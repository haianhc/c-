==> flow/design.v <==
module FIFO(
  input clk,
  input [7:0] data_in,
  input en,
  input rst_n,
  output full,
  output empty,
  output reg [31:0] data_out  
);
reg[2:0] count = 0;
reg [7:0] mem [7:0];
reg[2:0] read_count = 0, write_count =0;
assign empty = (count == 0) ? 1'b1  : 1'b0;
assign full = (count  == 8) ? 1'b1  : 1'b0;
always@(posedge clk or negedge rst_n)
begin
  if(~rst_n) begin
    read_count <= 0;
    write_count <= 0;
  end
  else
    begin
      if(~en && count > 2 ) begin
            data_out <= {mem[read_count],mem[read_count-1],mem[read_count-2],mem[read_count-3] };
            read_count <= read_count +4;
      end
      else if(en && count < 8) begin
        mem[write_count]      =     data_in;
        write_count <= write_count + 1;
      end
      if (read_count > write_count) begin
        count <= read_count - write_count;
      end
      else if (read_count < write_count) begin
        count <= read_count - write_count;
      end
    end
end
endmodule
# Tool chain data of FIFO
# What the tools print for FIFO, step after step.
# Line numbers count from 1 in the design file above.
# Cell names lack the library's common part.
# The mark n/a stands for no value.
[design] top="FIFO" clock_port="clk" cell_library="sky130hd" pvt_corner="tt_025C_1v80"

# After elaboration
# Counts by Yosys on the flattened word-level netlist (proc, flatten, opt, wreduce). Print and check cells are left out. Cells with the same type and inputs are merged into one.
[bits] regBits=105
[classes] eq_ne=35 reduce_logical=28 logic=10 n_addsub=6 compare=4 muxes=15
[ops] cell="8-bit case mux with 8-bit select" n=4
[ops] cell="8-bit 2-to-1 mux" n=8
[ops] cell="3-bit == test with constant B" n=20
[ops] cell="7-bit OR reduction" n=8
[ops] cell="4-bit AND reduction" n=8
[ops] cell="3-bit by 2-bit == test with 1-bit output with constant B" n=10
[ops] cell="3-bit zero test" n=6
[ops] cell="3-bit by 1-bit == test with 1-bit output with constant B" n=5
[ops] cell="1-bit inverter" n=10
[ops] cell="2-bit AND reduction" n=3
[ops] cell="3-bit by 2-bit subtractor with 3-bit output with constant B" n=2
[ops] cell="3-bit 2-to-1 mux" n=2
[ops] cell="3-bit by 4-bit < comparator with 1-bit output with constant B" n=1
[ops] cell="3-bit by 1-bit adder with 3-bit output with constant B" n=1
[ops] cell="3-bit by 1-bit subtractor with 3-bit output with constant B" n=1
[ops] cell="3-bit by 2-bit > comparator with 1-bit output with constant B" n=1
[ops] cell="3-bit subtractor" n=1
[ops] cell="3-bit adder with constant B" n=1
[ops] cell="3-bit > comparator" n=1
[ops] cell="3-bit < comparator" n=1
[ops] cell="1-bit logical AND" n=2
[ops] cell="2-bit nonzero test" n=1
[ops] cell="1-bit 2-to-1 mux" n=1

# Depth
# Yosys ltp: most cells in a row. Word level: on the elaborated netlist, between registers, memories and ports. Mapped: between sequential cells and ports; inverters and the memories' decode and read muxes count.
[depth] depth_word=4 ABC_AREA=1 mapped_depth=7 mapped_depth_nobuf=7

# After synthesis
# The flow's flattened synthesis, as Yosys stat reports it; memories are mapped. The netlist is that of the ABC_AREA named above (0 if unset); the other value can give another one.
[types] type="edfxtp_1" n=99
[types] type="nand2_1" n=110
[types] type="dfrtp_1" n=4
[types] type="ha_1" n=7
[types] type="nor2_1" n=13
[types] type="buf_6" n=4
[types] type="buf_4" n=3
[types] type="inv_1" n=5
[types] type="xor2_1" n=2
[types] type="nor3_1" n=3
[types] type="nand2_2" n=2
[types] type="nor3b_2" n=1
[types] type="a21oi_1" n=2
[types] type="buf_2" n=2
[types] type="nand3_2" n=1
[types] type="o21ai_0" n=2
[types] type="a21oi_2" n=1
[types] type="inv_2" n=2
# Not listed: further types 5, cells in them 5.
[synth_totals] ff_cells=103 synth_area_um2=3849.9 cell_count=268

# Path before layout
# OpenSTA on the mapped netlist: ideal clock, no wires. The path of least setup slack (recovery checks aside). Input and output delay are each 20% of the period. Register names are those of the netlist, which keeps one name where synthesis merged equal registers.
[synth_timing] path_kind="input to register" from="in en" to="reg data_out[0]" launch_ns=0.912 setup_ns=0.421 arrival_time_ns=2.587 delay_ns=2.096 period_ns=4.56 t_required_ns=4.139 setup_slack_ns=1.552 path_buffers=1 path_stages=4 synth_period_reached_ns=3.008
# "delay_ns" = arrival - input delay + setup time.
# "path_stages" counts driving pins, that of a launching flip-flop among them; a cell with two outputs on the path counts twice.
# "synth_period_reached_ns" = period - worst setup slack (recovery checks aside). The figure is calculated, with input and output delays left at 20% of the set period.
# Between the ends stands the longest chain of elaborated cells between them, by number of cells; it is not shown to be the way that was timed. Of several equally long chains one is given.
# Each line given opens the expression or statement behind the cell; cells for indexed reads and writes are added by Yosys, which also makes memories of some case tables.
[synth_via] path_cell_list="buf_6 -> nor2_1 -> nand2_1 -> nor2_1" elab_chain_len=3 cells_between=3 cone_lines=1 classes_between="logic: 1; reduce/logical: 2"
[synth_rtl] element="start: declaration" line_no=4 source="input en,"
[synth_rtl] element="1-bit inverter" line_no=23 source="if(~en && count > 2 ) begin"
[synth_rtl] element="1-bit logical AND" line_no=23
[synth_rtl] element="2-bit AND reduction"
[synth_rtl] element="end: assignment" line_no=24 source="data_out <= {mem[read_count],mem[read_count-1],mem[read_count-2],mem[read_count-3] };"
[synth_rtl] element="end: declaration" line_no=8 source="output reg [31:0] data_out"

# Path in the finished layout
# From the final timing report of flow run A: the path of least setup slack in the routed layout; clock arrival at registers is part of the times.
[layout_timing] path_kind="input to register" from="in en" to="reg data_out[8]" t_required_ns=4.85 setup_ns=0.30 arrival_time_ns=2.79 launch_ns=0.96 period_ns=4.8 setup_slack_ns=2.06 path_buffers=2 path_stages=5
# Between the ends stands the longest chain of elaborated cells between them, by number of cells; it is not shown to be the way that was timed. Of several equally long chains one is given.
[layout_via] path_cell_list="clkdlybuf4s50_1 -> nor2_1 -> nand2_1 -> nor2_2 -> buf_4" elab_chain_len=3 cells_between=3 cone_lines=1 classes_between="logic: 1; reduce/logical: 2"
[layout_rtl] element="start: declaration" line_no=4 source="input en,"
[layout_rtl] element="1-bit inverter" line_no=23 source="if(~en && count > 2 ) begin"
[layout_rtl] element="1-bit logical AND" line_no=23
[layout_rtl] element="2-bit AND reduction"
[layout_rtl] element="end: assignment" line_no=24 source="data_out <= {mem[read_count],mem[read_count-1],mem[read_count-2],mem[read_count-3] };"
[layout_rtl] element="end: declaration" line_no=8 source="output reg [31:0] data_out"

# Flow measurements of FIFO on sky130hd: 2 stored runs with different settings, listed in no order. Input and output delays are each 20% of the period that was set; the output load is 0.01 pF.
# "clock_period_reached_ns" means the clock period less the worst setup slack. The figure is calculated, with input and output delays left at 20% of the set period.
# "worst_path_allowed_less_slack_ns" is the time allowed to the run's worst setup path (the clock period less input and output delay, where it has them) less its slack. Clock arrival times count: a late capture clock shortens it, a late launch clock lengthens it.
# By "power.total_uw" is meant OpenSTA's value without simulated activity: inputs other than the clock are taken to toggle once in ten clock periods, and the tool carries that through the logic.
run="flow run A" settings period_ns=4.8 CORE_UTILIZATION=67 SETUP_SLACK_MARGIN=0.7 CORE_ASPECT_RATIO=0.7 CORE_MARGIN=6 ABC_AREA=1 CTS_CLUSTER_SIZE=15 CTS_CLUSTER_DIAMETER=331 CAP_MARGIN=25 SLEW_MARGIN=20
run="flow run A" results worst_path_allowed_less_slack_ns=1.78 worstPathKind="input to register" timing.setup.ws_ns=2.061 design_die_area_um2=7738.1 power.total_uw=2383 hold_ws_ns=0.513 yosys_chip_area_um2=3849.9 clock_period_reached_ns=2.739 cell_area_final_um2=4509.3
run="flow run B" settings period_ns=2.58 CORE_UTILIZATION=71 PLACE_DENSITY_LB_ADDON=0.29 HOLD_SLACK_MARGIN=0.17 CELL_PAD_IN_SITES_DETAIL_PLACEMENT=2 GPL_TIMING_DRIVEN=0 CAP_MARGIN=35 SLEW_MARGIN=10 MIN_ROUTING_LAYER="met2" CORE_MARGIN=2
run="flow run B" outcome="unfinished; error DPL-0033 in placement"
